==> flow/design.v <==
module uart_echo #(
    parameter integer CLK_FREQ  = 50_000_000,
    parameter integer BAUD_RATE = 115_200
)(
    input  wire clk,
    input  wire rst,
    input  wire rx,
    output reg  tx
);
    localparam integer CLKS_PER_BIT = CLK_FREQ / BAUD_RATE;
    reg [3:0]  rx_state   = 0;
    reg [31:0] rx_clk_cnt = 0;
    reg [2:0]  rx_bit_idx = 0;
    reg [7:0]  rx_byte    = 0;
    reg        rx_done    = 0;
    reg [3:0]  tx_state   = 0;
    reg [31:0] tx_clk_cnt = 0;
    reg [2:0]  tx_bit_idx = 0;
    reg [7:0]  tx_byte    = 0;
    reg        tx_active  = 0;
    initial tx = 1;
    always @(posedge clk) begin
        if (rst) begin
            rx_state  <= 0;
            rx_done   <= 0;
            tx_state  <= 0;
            tx_active <= 0;
            tx        <= 1;
        end else begin
            case (rx_state)
                0: begin   
                    if (rx == 0) begin
                        rx_clk_cnt <= 0;
                        rx_state   <= 1;
                    end
                end
                1: begin   
                    if (rx_clk_cnt == (CLKS_PER_BIT/2)) begin
                        rx_clk_cnt <= 0;
                        rx_bit_idx <= 0;
                        rx_state   <= 2;
                    end else
                        rx_clk_cnt <= rx_clk_cnt + 1;
                end
                2: begin   
                    if (rx_clk_cnt == CLKS_PER_BIT-1) begin
                        rx_clk_cnt          <= 0;
                        rx_byte[rx_bit_idx] <= rx;
                        if (rx_bit_idx == 7)
                            rx_state <= 3;
                        else
                            rx_bit_idx <= rx_bit_idx + 1;
                    end else
                        rx_clk_cnt <= rx_clk_cnt + 1;
                end
                3: begin   
                    if (rx_clk_cnt == CLKS_PER_BIT-1) begin
                        rx_done <= 1;
                        rx_state <= 0;
                    end else
                        rx_clk_cnt <= rx_clk_cnt + 1;
                end
            endcase
            if (rx_done && !tx_active) begin
                tx_byte   <= rx_byte;
                tx_active <= 1;
                tx_state  <= 0;
                rx_done   <= 0;
            end
            if (tx_active) begin
                case (tx_state)
                    0: begin   
                        tx <= 0;
                        if (tx_clk_cnt == CLKS_PER_BIT-1) begin
                            tx_clk_cnt <= 0;
                            tx_bit_idx <= 0;
                            tx_state   <= 1;
                        end else
                            tx_clk_cnt <= tx_clk_cnt + 1;
                    end
                    1: begin   
                        tx <= tx_byte[tx_bit_idx];
                        if (tx_clk_cnt == CLKS_PER_BIT-1) begin
                            tx_clk_cnt <= 0;
                            if (tx_bit_idx == 7)
                                tx_state <= 2;
                            else
                                tx_bit_idx <= tx_bit_idx + 1;
                        end else
                            tx_clk_cnt <= tx_clk_cnt + 1;
                    end
                    2: begin   
                        tx <= 1;
                        if (tx_clk_cnt == CLKS_PER_BIT-1) begin
                            tx_active <= 0;         
                            tx_state  <= 0;         
                            tx_clk_cnt <= 0;        
                        end else
                            tx_clk_cnt <= tx_clk_cnt + 1;
                    end
                endcase
            end
        end
    end
endmodule
* Tool chain data of uart_echo *
The steps from the RTL of uart_echo to its reports follow in flow order.
Line numbers count from 1 in the design file above.
Operators carry their Yosys type and port widths (W data, S select, Z words).
Library cell names are shortened.
Not given: n/a

inputs
  top module = uart_echo
  clock = clk
  library = sky130hd
  timing corner = tt_025C_1v80

* Elaborated design *
Yosys after proc, flatten, opt, wreduce and memory -nomap, before mapping. Memory bits, and registers merged into a memory's read port (data or address), are not among the register bits. Print and check cells are not counted.

storage and ports
  elaborated cells = 95
  input bits = 3
  bits in registers = 97
  output and inout bits = 1

operators by class
  equality and inequality tests = 20
  bitwise gates (word level) = 4
  multiplexer cells = 33
  add/sub/neg operators = 5
  reduce/logical cells = 19
  shift operators = 3

operators by type and width
  cell                     count
  $mux W32                 6
  $pmux W32 S4             1
  $add A32 B1 Y32 const B  2
  $eq A32 B9 Y1 const B    2
  $mux W4                  11
  $eq A32 B8 Y1 const B    1
  $ne A2 B2 Y1 const B     10
  $mux W3                  6
  $pmux W4 S4              1
  $eq A4 B2 Y1 const B     3
  $reduce_and A6 Y1        2
  $pmux W4 S3              1
  $pmux W3 S2              2
  $shift A1 B4 Y8          1
  $shift A1 B4 Y8 const A  1
  $eq A4 B1 Y1 const B     2
  $logic_not A4 Y1         2
  $shiftx A8 B3 Y1         1
  $and A8 B8 Y8            1
  $or A8 B8 Y8             1
  $not A8 Y8               1
  $reduce_and A2 Y1        3
  $add A3 B1 Y3 const B    2
  $eq A3 B3 Y1 const B     2
  $reduce_and A3 Y1        2
  $reduce_and A5 Y1        1
  $reduce_bool A2 Y1       2
  $neg A3 Y4               1

Not listed: further kinds 10, cells in them 13.

* Logic depth *
Longest topological path by Yosys (ltp), each cell counted once; first at word level (registers and memories cut), then after technology mapping (sequential cells cut; the memories' decode and read muxes count).

logic depth
  word-level depth = 7
  ABC_AREA = 0
  mapped depth = 8
  mapped depth without buffers = 7

* Netlist *
Yosys stat after the flow's synthesis: flattened, memories mapped to cells. It holds for the ABC_AREA given above (unset counts as 0); a run with the other value may have another netlist.
The area totals of this step are shown rounded.

synthesis totals
  sequential area = 0.00276 mm^2
  flip-flop cells = 95
  synthesis area = 0.00503 mm^2
  cells in the netlist = 442
  buffer cells = 5

cell types
  cell type  count  area in all (um^2)
  edfxtp_1   86     2.58E+03
  xnor2_1    29     253.994
  xor2_1     24     210.202
  nor2_1     54     202.694
  ha_1       16     200.192
  dfxtp_1    9      180.173
  nand2_1    34     127.622
  nand3_1    23     115.11
  nand4_1    14     87.584
  nor4_1     13     81.328
  and3_1     12     75.072
  o21ai_0    15     75.072
  a21oi_1    11     55.053
  inv_1      14     52.55
  nor3_1     10     50.048
  or3_1      8      50.048
  mux4_2     2      45.043
  and2_1     7      43.792

Other cell types: 33; their cells: 61.

* Worst setup path after synthesis *
Source: OpenSTA report_checks on the synthesized netlist (no wires, ideal clock, input and output delay 20% of the period each), path of least setup slack; recovery checks are left aside. Register names are those of the netlist, which keeps one name where synthesis merged equal registers.

timing post-synthesis
  path kind = register to register
  from = register rx_clk_cnt[0]
  to = register rx_clk_cnt[0]
  setup slack = 636 ps
  setup time = 470 ps
  arrival = 3,584 ps
  period = 4,690 ps
  required time = 4,220 ps
  path buffers = 0
  stages = 6
  delay of the path = 4,054 ps
  launch time at the first pin = 0 ps
  synthesis period reached = 4,054 ps

"delay of the path" is the arrival time less input delay plus setup time.
"stages" counts driving pins, that of a launching flip-flop among them; a cell with two outputs on the path counts twice.
"synthesis period reached" is the clock period less the worst setup slack; recovery checks do not enter. This is arithmetic on one report: input and output delays are still those of the set period (20% each).
The rows between start and end are the longest chain of elaborated cells between them; the timing report does not say that the signal goes this way. Where chains are equally long, one stands for them.
Each line given opens the expression or statement behind the cell; cells for indexed reads and writes are added by Yosys, which also makes memories of some case tables.
A register here has more assigning lines than the two given.
The path ends at the enable pin of a flip-flop; only ways to that pin are counted.

between the ends, post-synthesis
  cells stage by stage = edfxtp_1 > ha_1 > nor4b_1 > and4_1 > and3_1 > a211oi_1
  cells in the longest elaborated chain = 3
  elaborated cells between the ends (all ways) = 3
  those cells by class = eq/ne (2); reduce/logical (1)

ends and longest elaborated chain, post-synthesis
  item                line  source
  start: declaration  12    reg [31:0] rx_clk_cnt = 0;
  start: assignment   43    rx_clk_cnt <= rx_clk_cnt + 1;
  start: assignment   54    rx_clk_cnt <= rx_clk_cnt + 1;
  $eq A32 B9 Y1       57    if (rx_clk_cnt == CLKS_PER_BIT-1) begin
  $ne A2 B2 Y1        n/a
  $reduce_and A4 Y1   n/a
  end: assignment     54
  end: assignment     61    rx_clk_cnt <= rx_clk_cnt + 1;
  end: declaration    12

* Worst path after layout *
From the final timing report of flow run A: the path of least setup slack in the routed layout; clock arrival at registers is part of the times.
The path's times are printed in steps of 10 ps; the period is the one set.

timing post-layout
  path kind = input to register
  from = input rst
  to = register rx_byte[0]
  period = 4,890 ps
  path buffers = 1
  setup time = 370 ps
  arrival = 2,530 ps
  stages = 2
  required time = 4,870 ps
  launch time at the first pin = 980 ps
  setup slack = 2,340 ps
  external input delay = 980 ps

The rows between start and end are the longest chain of elaborated cells between them; the timing report does not say that the signal goes this way. Where chains are equally long, one stands for them.

between the ends, post-layout
  cells stage by stage = clkdlybuf4s50_1 > nor3_1
  cells in the longest elaborated chain = 2
  elaborated cells between the ends (all ways) = 2
  source lines of those cells = 0
  those cells by class = logic (1); reduce/logical (1)

ends and longest elaborated chain, post-layout
  item                line  source
  start: declaration  6     input  wire rst,
  $not A1 Y1          n/a
  $reduce_and A3 Y1   n/a
  end: assignment     48    rx_byte[rx_bit_idx] <= rx;
  end: declaration    14    reg [7:0]  rx_byte    = 0;

Hand-over note for uart_echo

Flow measurements of uart_echo on sky130hd: 2 stored runs with different settings, listed in no order. Input and output delays are each 20% of the period that was set; the output load is 0.01 pF.
"reached clock period" = clock period - worst setup slack. The figure is calculated, with input and output delays left at 20% of the set period.
"time on the worst setup path": the worst setup path's part of the clock period (all of it between registers, 20% less for each end at a port) less its slack. A launch clock that arrives late makes it longer, a capture clock that arrives late makes it shorter.
"total power after layout" rests on the timing tool's default activity at the inputs, not on a simulated workload.
"time on the worst setup path" is given in steps of 10 ps.
Measured values are rounded.
A setting shown as - is not set for that run.

setting or result                       flow run A         flow run B
period_ns                               4.89               7.38
CORE_UTILIZATION                        68                 15
CAP_MARGIN                              20                 20
CORE_MARGIN                             2                  7
SLEW_MARGIN                             20                 20
SETUP_SLACK_MARGIN                      -                  1.51
PLACE_DENSITY_LB_ADDON                  -                  0.24
CORE_ASPECT_RATIO                       -                  0.88
CELL_PAD_IN_SITES_GLOBAL_PLACEMENT      -                  2
CELL_PAD_IN_SITES_DETAIL_PLACEMENT      -                  0
CTS_CLUSTER_SIZE                        -                  91
CTS_CLUSTER_DIAMETER                    -                  172
total power after layout (µW)           2,100              1,470
netlist area reported by Yosys (mm^2)   0.00503            0.00503
setup total negative slack (ps)         0                  0
setup slack of the worst path (ps)      2,340              4,210
worst hold slack after layout (ps)      467                469
time on the worst setup path (ps)       1,570              1,690
type of the worst setup path            input to register  input to register
reached clock period (ps)               2,550              3,167
standard-cell area after layout (mm^2)  0.00544            0.00592
die outline area (mm^2)                 0.00811            0.0389
utilization of the finished layout (%)  75.4               18.0

End of note.
